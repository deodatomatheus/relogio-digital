==> flow/design.v <==
module minutos(clock, clock1, UP, DOWN, SW15, SW17, clockOUT, a, b, c, d, e, f, g, a1, b1, c1, d1, e1, f1, g1);
input clock, UP, DOWN, SW15, clock1, SW17;
reg [5:0]minuto;
output reg clockOUT, a, b, c, d, e, f, g, a1, b1, c1, d1, e1, f1, g1;
reg estado, jafoi;
reg [31:0]count;
initial minuto = 0;
initial count = 0;
always @(posedge clock) begin
	if(SW15 == 1 && SW17 == 1 )
		estado = 0;
	else if(SW15 == 0 && SW17 == 1)
		estado = 1;
	case(clock1)
		1 :	if(estado == 0)
				count = count + 1;
	endcase
	case(estado)
		0 : begin				
				if(count >= 1)begin
					minuto <= minuto + 1; 
					count = 0;
					end
				if(minuto >= 60)begin
					clockOUT = 1;
					minuto <= 0;
					end
				else
					clockOUT = 0;
			end			
		1 : begin
				if(UP == 1 && jafoi == 1)begin
					if(minuto==59)
						minuto <= 0;
					else
						minuto <= minuto + 1;
					jafoi <= 0; end
				else 
				if(DOWN== 1 && jafoi == 1)begin
					if(minuto==0)
						minuto <= 59;
					else
						minuto <= minuto - 1;
					jafoi <= 0; end
				else
				if(UP==0 && DOWN==0)
					jafoi <= 1;
			end			
	endcase	
	case(minuto%10)
			0 : begin a <= 0 ; b <= 0 ; c <= 0 ; d <= 0 ; e <= 0 ; f <= 0 ; g <= 1 ;end
			1 : begin a <= 1 ; b <= 0 ; c <= 0 ; d <= 1 ; e <= 1 ; f <= 1 ; g <= 1 ;end
			2 : begin a <= 0 ; b <= 0 ; c <= 1 ; d <= 0 ; e <= 0 ; f <= 1 ; g <= 0 ;end
			3 : begin a <= 0 ; b <= 0 ; c <= 0 ; d <= 0 ; e <= 1 ; f <= 1 ; g <= 0 ;end
			4 : begin a <= 1 ; b <= 0 ; c <= 0 ; d <= 1 ; e <= 1 ; f <= 0 ; g <= 0 ;end
			5 : begin a <= 0 ; b <= 1 ; c <= 0 ; d <= 0 ; e <= 1 ; f <= 0 ; g <= 0 ;end
			6 : begin a <= 0 ; b <= 1 ; c <= 0 ; d <= 0 ; e <= 0 ; f <= 0 ; g <= 0 ;end
			7 : begin a <= 0 ; b <= 0 ; c <= 0 ; d <= 1 ; e <= 1 ; f <= 1 ; g <= 1 ;end
			8 : begin a <= 0 ; b <= 0 ; c <= 0 ; d <= 0 ; e <= 0 ; f <= 0 ; g <= 0 ;end
			9 :	begin a <= 0 ; b <= 0 ; c <= 0 ; d <= 0 ; e <= 1 ; f <= 0 ; g <= 0 ;end
		endcase
	case(minuto/10)
			0 : begin a1 <= 0 ; b1 <= 0 ; c1 <= 0 ; d1 <= 0 ; e1 <= 0 ; f1 <= 0 ; g1 <= 1 ;end
			1 : begin a1 <= 1 ; b1 <= 0 ; c1 <= 0 ; d1 <= 1 ; e1 <= 1 ; f1 <= 1 ; g1 <= 1 ;end
			2 : begin a1 <= 0 ; b1 <= 0 ; c1 <= 1 ; d1 <= 0 ; e1 <= 0 ; f1 <= 1 ; g1 <= 0 ;end
			3 : begin a1 <= 0 ; b1 <= 0 ; c1 <= 0 ; d1 <= 0 ; e1 <= 1 ; f1 <= 1 ; g1 <= 0 ;end
			4 : begin a1 <= 1 ; b1 <= 0 ; c1 <= 0 ; d1 <= 1 ; e1 <= 1 ; f1 <= 0 ; g1 <= 0 ;end
			5 : begin a1 <= 0 ; b1 <= 1 ; c1 <= 0 ; d1 <= 0 ; e1 <= 1 ; f1 <= 0 ; g1 <= 0 ;end
			6 : begin a1 <= 0 ; b1 <= 1 ; c1 <= 0 ; d1 <= 0 ; e1 <= 0 ; f1 <= 0 ; g1 <= 0 ;end
			7 : begin a1 <= 0 ; b1 <= 0 ; c1 <= 0 ; d1 <= 1 ; e1 <= 1 ; f1 <= 1 ; g1 <= 1 ;end
			8 : begin a1 <= 0 ; b1 <= 0 ; c1 <= 0 ; d1 <= 0 ; e1 <= 0 ; f1 <= 0 ; g1 <= 0 ;end
			9 :	begin a1 <= 0 ; b1 <= 0 ; c1 <= 0 ; d1 <= 0 ; e1 <= 1 ; f1 <= 0 ; g1 <= 0 ;end
		endcase
end
endmodule
---- Step by step through the tools: minutos ----
The steps from the RTL of minutos to its reports follow in flow order.
Line numbers count from 1 in the design file above.
Operators: Yosys type, input widths -> output width; for muxes data width and select width s.
Library cell names are shortened.
A cell with - has no value.
set-up
  top ..................................... minutos
  clock ................................... clock
  standard-cell library ................... sky130hd
  timing corner ........................... tt_025C_1v80

---- Word-level counts ----
Counts by Yosys on the flattened word-level netlist (proc, flatten, opt, wreduce; memories kept). Register bits leave out memories and registers merged into their read ports (data or address). Print and check cells are left out. Cells with the same type and inputs are merged into one.
bit counts
  register bits after elaboration ......... 55
  input bits .............................. 6
  output and inout bits ................... 15
  cells after elaboration ................. 133
cells by class
  $add $sub $neg .......................... 3
  div/mod/pow operators ................... 2
  magnitude comparators ................... 2
  eq/ne operators ......................... 21
  multiplexer cells ....................... 30
  bitwise operators ....................... 4
  reduce/logical cells .................... 52
operators by type and width
  operator               number
  $eq 32x3->1 const B    8
  $eq 32x2->1 const B    4
  $eq 32x4->1 const B    4
  $div 6x4->32 const B   1
  $mod 6x4->32 const B   1
  $mux 32                3
  $eq 32x1->1 const B    2
  $logic_not 32->1       2
  $pmux 32 s2            1
  $mux 6                 6
  $add 32x1->32 const B  1
  $ge 32x1->1 const B    1
  $reduce_or 8->1        4
  $reduce_bool 2->1      14
  $reduce_or 7->1        4
  $pmux 1 s2             14
  $reduce_or 6->1        4
  $reduce_or 9->1        2
  $reduce_or 4->1        4
  $reduce_or 3->1        4
  $pmux 6 s2             1
  $reduce_or 2->1        5
  $ne 3x3->1 const B     2
  $add 6x1->6 const B    1
  $sub 6x1->6 const B    1
  $ge 6x6->1 const B     1
  $eq 6x6->1 const B     1
  $logic_not 6->1        1
Not listed: further kinds 5, cells in them 17.

---- Longest topological paths ----
Longest topological path by Yosys (ltp), each cell counted once; first at word level (registers and memories cut), then after technology mapping (sequential cells cut; the memories' decode and read muxes count).
logic depth
  word-level depth ........................ 10
  ABC_AREA ................................ 0
  depth in mapped cells ................... 18
  mapped depth without buffers ............ 15

---- Synthesis result ----
Source: synth_stat.txt of the flow (Yosys; design flattened, memories mapped). It holds for the ABC_AREA given above (unset counts as 0); a run with the other value may have another netlist.
synthesis totals
  standard cells after synthesis .......... 460
  cell area after synthesis ............... 3783.6 µm²
  area of sequential cells ................ 1321.3 µm²
  mapped flip-flops ....................... 55
  buffer cells ............................ 27
cells by type
  cell type  number  area in all (µm²)
  dfxtp_1    33      660.634
  edfxtp_1   22      660.634
  a21oi_1    38      190.182
  nor2_1     47      176.419
  o21ai_0    26      130.125
  nand2_1    32      120.115
  and2_1     19      118.864
  ha_1       8       100.096
  xor2_1     11      96.342
  a31oi_1    14      87.584
  nand3_1    17      85.082
  xnor2_1    9       78.826
  nand4_1    12      75.072
  clkbuf_1   16      60.058
  inv_1      15      56.304
  nand2b_1   8       50.048
  nor2b_1    8       50.048
  nor3_1     10      50.048
Not listed: further types 55, cells in them 115.

---- Timing after synthesis ----
OpenSTA on the mapped netlist: ideal clock, no wires. The path of least setup slack (recovery checks aside). Input and output delay are each 20% of the period. Register names are those of the netlist, which keeps one name where synthesis merged equal registers.
timing path post-synthesis
  path type ............................... register to register
  start point ............................. register minuto[4]
  end point ............................... register d
  clock period ............................ 5.31 ns
  library setup time ...................... 0.267 ns
  launch time at the first pin ............ 0.000 ns
  arrival ................................. 3.440 ns
  data required time ...................... 5.043 ns
  setup slack ............................. 1.603 ns
  delay of the path ....................... 3.707 ns
  driving pins on the path ................ 17
  path buffers ............................ 3
  period reached after synthesis .......... 3.707 ns
"delay of the path" = arrival - input delay + setup time.
"driving pins on the path" counts driving pins, that of a launching flip-flop among them; a cell with two outputs on the path counts twice.
"period reached after synthesis" = period - worst setup slack (recovery checks aside). The figure is calculated, with input and output delays left at 20% of the set period.
Between the ends stands the longest chain of elaborated cells between them, by number of cells; it is not shown to be the way that was timed. Of several equally long chains one is given.
A line is the first line of the expression or statement that the cell stems from. Yosys adds cells for indexed reads and writes and turns some case tables into memories.
A register here has more assigning lines than the two given.
Ways into the end's enable are left out, as the timed path ends at the data pin.
between the ends, post-synthesis
  path through ............................ edfxtp_1 buf_2 nor2_1 inv_1 ha_1 nand2b_1 o21ai_0 nor2_1 a211oi_1 ha_1 buf_1 nand2_1 a31oi_1 a31oi_1 clkbuf_1 a311oi_1 nand3_1
  cells in the longest elaborated chain ... 4
  elaborated cells between the ends (all ways) .. 14
  source lines of those cells ............. 1
  classes of those cells .................. div: 1; eq/ne: 9; mux: 1; reduce/logical: 3
RTL lines, path post-synthesis
  element          line  source
  start, declared  3     reg [5:0]minuto;
  start, assigned  21    minuto <= minuto + 1;
  start, assigned  36    minuto <= minuto + 1;
  $mod 6x4->32     50    case(minuto%10)
  $eq 32x4->1      50
  $reduce_or 7->1  -
  $pmux 1 s2       50
  end, assigned    51    0 : begin a <= 0 ; b <= 0 ; c <= 0 ; d <= 0 ; e <= 0 ; f <= 0 ; g <= 1 ;end
  end, assigned    52    1 : begin a <= 1 ; b <= 0 ; c <= 0 ; d <= 1 ; e <= 1 ; f <= 1 ; g <= 1 ;end
  end, declared    4     output reg clockOUT, a, b, c, d, e, f, g, a1, b1, c1, d1, e1, f1, g1;

---- Timing after layout ----
Path of least setup slack in the final report of run 1 (OpenROAD, finished layout, wires in). Where an end is a register, its clock arrival counts in the times.
timing path post-layout
  path type ............................... register to register
  start point ............................. register minuto[3]
  end point ............................... register d
  clock period ............................ 5.25 ns
  library setup time ...................... 0.13 ns
  launch time at the first pin ............ 0.30 ns
  arrival ................................. 3.89 ns
  data required time ...................... 5.42 ns
  setup slack ............................. 1.53 ns
  driving pins on the path ................ 14
  path buffers ............................ 1
Between the ends stands the longest chain of elaborated cells between them, by number of cells; it is not shown to be the way that was timed. Of several equally long chains one is given.
A register here has more assigning lines than the two given.
Ways into the end's enable are left out, as the timed path ends at the data pin.
between the ends, post-layout
  path through ............................ edfxtp_1 nor2_2 inv_1 ha_1 nand2b_1 o22ai_2 a211o_1 o32ai_2 or2_4 o211ai_1 buf_4 a2111oi_1 a311oi_2 nand3_1
  cells in the longest elaborated chain ... 4
  elaborated cells between the ends (all ways) .. 14
  source lines of those cells ............. 1
  classes of those cells .................. div: 1; eq/ne: 9; mux: 1; reduce/logical: 3
RTL lines, path post-layout
  element          line  source
  start, declared  3     reg [5:0]minuto;
  start, assigned  21    minuto <= minuto + 1;
  start, assigned  36    minuto <= minuto + 1;
  $mod 6x4->32     50    case(minuto%10)
  $eq 32x4->1      50
  $reduce_or 7->1  -
  $pmux 1 s2       50
  end, assigned    51    0 : begin a <= 0 ; b <= 0 ; c <= 0 ; d <= 0 ; e <= 0 ; f <= 0 ; g <= 1 ;end
  end, assigned    52    1 : begin a <= 1 ; b <= 0 ; c <= 0 ; d <= 1 ; e <= 1 ; f <= 1 ; g <= 1 ;end
  end, declared    4     output reg clockOUT, a, b, c, d, e, f, g, a1, b1, c1, d1, e1, f1, g1;

Stored flow runs of minutos (2 of them; Yosys, OpenROAD, sky130hd). They differ in their settings and are not a sequence. Constraints: input delay and output delay 20% of the set period each, output load 0.01 pF.
"clock period achieved" is the run's clock period less its worst setup slack. It is reckoned from that one timing run; input and output delays stay at 20% of the period that was set.
By "worst setup path time" is meant the share of the clock period that the worst setup path is allowed (20% is reserved at inputs, 20% at outputs), minus its slack. Clock arrival times at its registers enter into it.

---- run 1 ----
settings
  period_ns = 5.25
  CORE_UTILIZATION = 68
  SETUP_SLACK_MARGIN = 1.37
  PLACE_DENSITY_LB_ADDON = 0.14
  CORE_MARGIN = 9
  TNS_END_PERCENT = 60
  ABC_AREA = 0
  GPL_ROUTABILITY_DRIVEN = 1
  SLEW_MARGIN = 5
  MAX_ROUTING_LAYER = met4
  CAP_MARGIN = 20
results
  setup slack of the critical path ........ 1.527 ns
  setup total negative slack .............. 0.000 ns
  chip area after synthesis (Yosys) ....... 3783.6 µm²
  final worst hold slack .................. 0.498 ns
  clock period achieved ................... 3.723 ns
  area inside the die boundary ............ 8573.8 µm²
  standard-cell area after layout ......... 4355.4 µm²
  worst setup path time ................... 3.72 ns
  critical path kind ...................... register to register

---- run 2 ----
settings
  period_ns = 4.56
  CORE_UTILIZATION = 59
  CAP_MARGIN = 20
  CORE_MARGIN = 2
  SLEW_MARGIN = 20
results
  setup total negative slack .............. 0.000 ns
  chip area after synthesis (Yosys) ....... 3783.6 µm²
  final worst hold slack .................. 0.490 ns
  setup slack of the critical path ........ 0.568 ns
  area inside the die boundary ............ 7069.4 µm²
  standard-cell area after layout ......... 4161.5 µm²
  clock period achieved ................... 3.992 ns
  worst setup path time ................... 3.99 ns
  critical path kind ...................... register to register
